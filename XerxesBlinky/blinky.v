==> flow/design.v <==
`timescale 1ns / 1ps
module blinky(
    input clk10,
    input dip,
    output led
    );
reg [31:0] counter = 0;
reg ledstate = 0;
assign led = ledstate;
always @ (posedge clk10)
begin
counter <= counter+1;
if(dip) 
ledstate<=counter[22];
else
ledstate<=counter[23];
end 
endmodule
# From RTL to reports: blinky
# Tool output for the design above, in the order of the flow.
# Line numbers count from 1 in the design file above.
# Library cell names are shortened.
# Not given: n/a
# inputs
design	blinky
clock_port	clk10
lib	sky130hd
pvt_corner	tt_025C_1v80

# Word level
# Yosys after proc, flatten, opt, wreduce and memory -nomap, before mapping. Enables and synchronous resets that opt folds into registers are not counted as muxes. Memory bits, and registers merged into a memory's read port (data or address), are not among the register bits. Print and check cells are not counted. Equal cells are merged and count once.
# op_classes
n_addsub	1
mul	0
div_mod_pow	0
compare	0
n_eq	0
shift	0
n_mux	1
logic	0
reduce_and_logical	0
# op_table
cell	n
32-bit by 1-bit adder with 32-bit output (second input constant)	1
1-bit 2-to-1 mux	1
# bits
regBits	33
latch_bits	0
ramBits	0
romBits	0
clocked_rd_ports_x_width	0
n_memories	0
inputBits	2
output_inout_bits	1

# Logic depth
# Longest topological path by Yosys (ltp), each cell counted once; first at word level (registers and memories cut), then after technology mapping (sequential cells cut; the memories' decode and read muxes count).
# depth
depth_word	1
abc_area	0
depth_mapped	5
depth_no_buf	5

# Mapped cells and area
# Source: synth_stat.txt of the flow (Yosys; design flattened, memories mapped). It holds for the ABC_AREA given above (unset counts as 0); a run with the other value may have another netlist.
# The area totals of this step are shown rounded.
# types
cell	n	area_total_um2
dfxtp_1	25	500.48
xnor2_1	16	140.134
xor2_1	6	52.55
nor4_4	2	42.541
nand2_1	10	37.536
nand4_1	5	31.28
nand3_1	5	25.024
and4_1	2	17.517
ha_1	1	12.512
nand4_2	1	12.512
nor4_2	1	12.512
mux2_2	1	11.261
nor2_1	3	11.261
nand3_2	1	10.01
nor3_1	2	10.01
or2_4	1	8.758
inv_1	2	7.507
and3_1	1	6.256
or2_2	1	6.256
# synth_totals
mapped_cells	86
yosys_area_mm2	0.0009559
sequential_area_mm2	0.0005005
ff_cells	25
buffers	0

# Worst setup path after synthesis
# OpenSTA on the mapped netlist: ideal clock, no wires. The path of least setup slack (recovery checks aside). Input and output delay are each 20% of the period. Register names are those of the netlist, which keeps one name where synthesis merged equal registers.
# synth_path
path_type	reg2reg
from	register counter[0]
to	register counter[18]
period_ns	1.45
arrival_time_ns	1.265
slack_ns	0.066
delay_ns	1.383
stages	6
n_path_buf	0
synth_period_reached_ns	1.384
# "delay_ns" is the arrival time less input delay plus setup time.
# "stages" counts driving pins, that of a launching flip-flop among them; a cell with two outputs on the path counts twice.
# "synth_period_reached_ns" = period - worst setup slack (recovery checks aside). The figure is calculated, with input and output delays left at 20% of the set period.
# The rows between start and end are the longest chain of elaborated cells between them; the timing report does not say that the signal goes this way. Where chains are equally long, one stands for them.
# A line is the first line of the expression or statement that the cell stems from. Yosys adds cells for indexed reads and writes and turns some case tables into memories.
# synth_via
cell_sequence	dfxtp_1 > ha_1 > nand3_1 > nor4_2 > nand4_1 > xnor2_1
elab_chain_cells	1
cells_between	1
lines_between	1
# synth_rtl
item	line	rtl
start: declaration	7	reg [31:0] counter = 0;
start: assignment	12	counter <= counter+1;
32-bit by 1-bit adder with 32-bit output	12
end: assignment	12
end: declaration	7

# Path in the finished layout
# Path of least setup slack in the final report of flow run 1 (OpenROAD, finished layout, wires in). Where an end is a register, its clock arrival counts in the times.
# layout_path
path_type	reg2reg
from	register counter[1]
to	register counter[18]
period_ns	1.42
arrival_time_ns	1.58
slack_ns	0.04
stages	6
n_path_buf	0
# The rows between start and end are the longest chain of elaborated cells between them; the timing report does not say that the signal goes this way. Where chains are equally long, one stands for them.
# layout_via
cell_sequence	dfxtp_4 > ha_4 > nand3_4 > nor4_4 > nand4_1 > xnor2_1
elab_chain_cells	1
cells_between	1
lines_between	1
# layout_rtl
item	line	rtl
start: declaration	7	reg [31:0] counter = 0;
start: assignment	12	counter <= counter+1;
32-bit by 1-bit adder with 32-bit output	12
end: assignment	12
end: declaration	7

# Measured results for blinky: 2 stored runs of the Yosys and OpenROAD flow on sky130hd. The settings differ; the order carries no meaning. The constraints put input and output delay at 20% of the set period each and load the outputs with 0.01 pF.
# "achieved_clock_period_ns" means the clock period less the worst setup slack. The figure is calculated, with input and output delays left at 20% of the set period.
# By "worst_path_time_ns" is meant the share of the clock period that the worst setup path is allowed (20% is reserved at inputs, 20% at outputs), minus its slack. Clock arrival times at its registers enter into it.
# "design_power_w": no workload was simulated; the value follows from the tool's default switching activity.
# Measured values are rounded.
# Settings: n/a = not set for that run.
run	period_ns	CORE_UTILIZATION	SETUP_SLACK_MARGIN	PLACE_DENSITY_LB_ADDON	TNS_END_PERCENT	GPL_TIMING_DRIVEN	CAP_MARGIN	CORE_MARGIN	SLEW_MARGIN	MIN_ROUTING_LAYER	final_setup_tns_ns	setup_worst_slack_ns	achieved_clock_period_ns	final_die_area_mm2	synth_chip_area_mm2	design_power_w	cell_area_final_mm2	worst_path_time_ns	path_kind
flow run 1	1.42	31	0.4	0.16	5	1	20	2	20	n/a	0.000	0.042	1.378	0.003544	0.0009559	0.001	0.001302	1.38	reg2reg
flow run 2	2.06	68	0.02	0.11	n/a	1	20	7	5	met2	0.000	0.469	1.591	0.002652	0.0009559	0.0007012	0.001025	1.18	reg2out
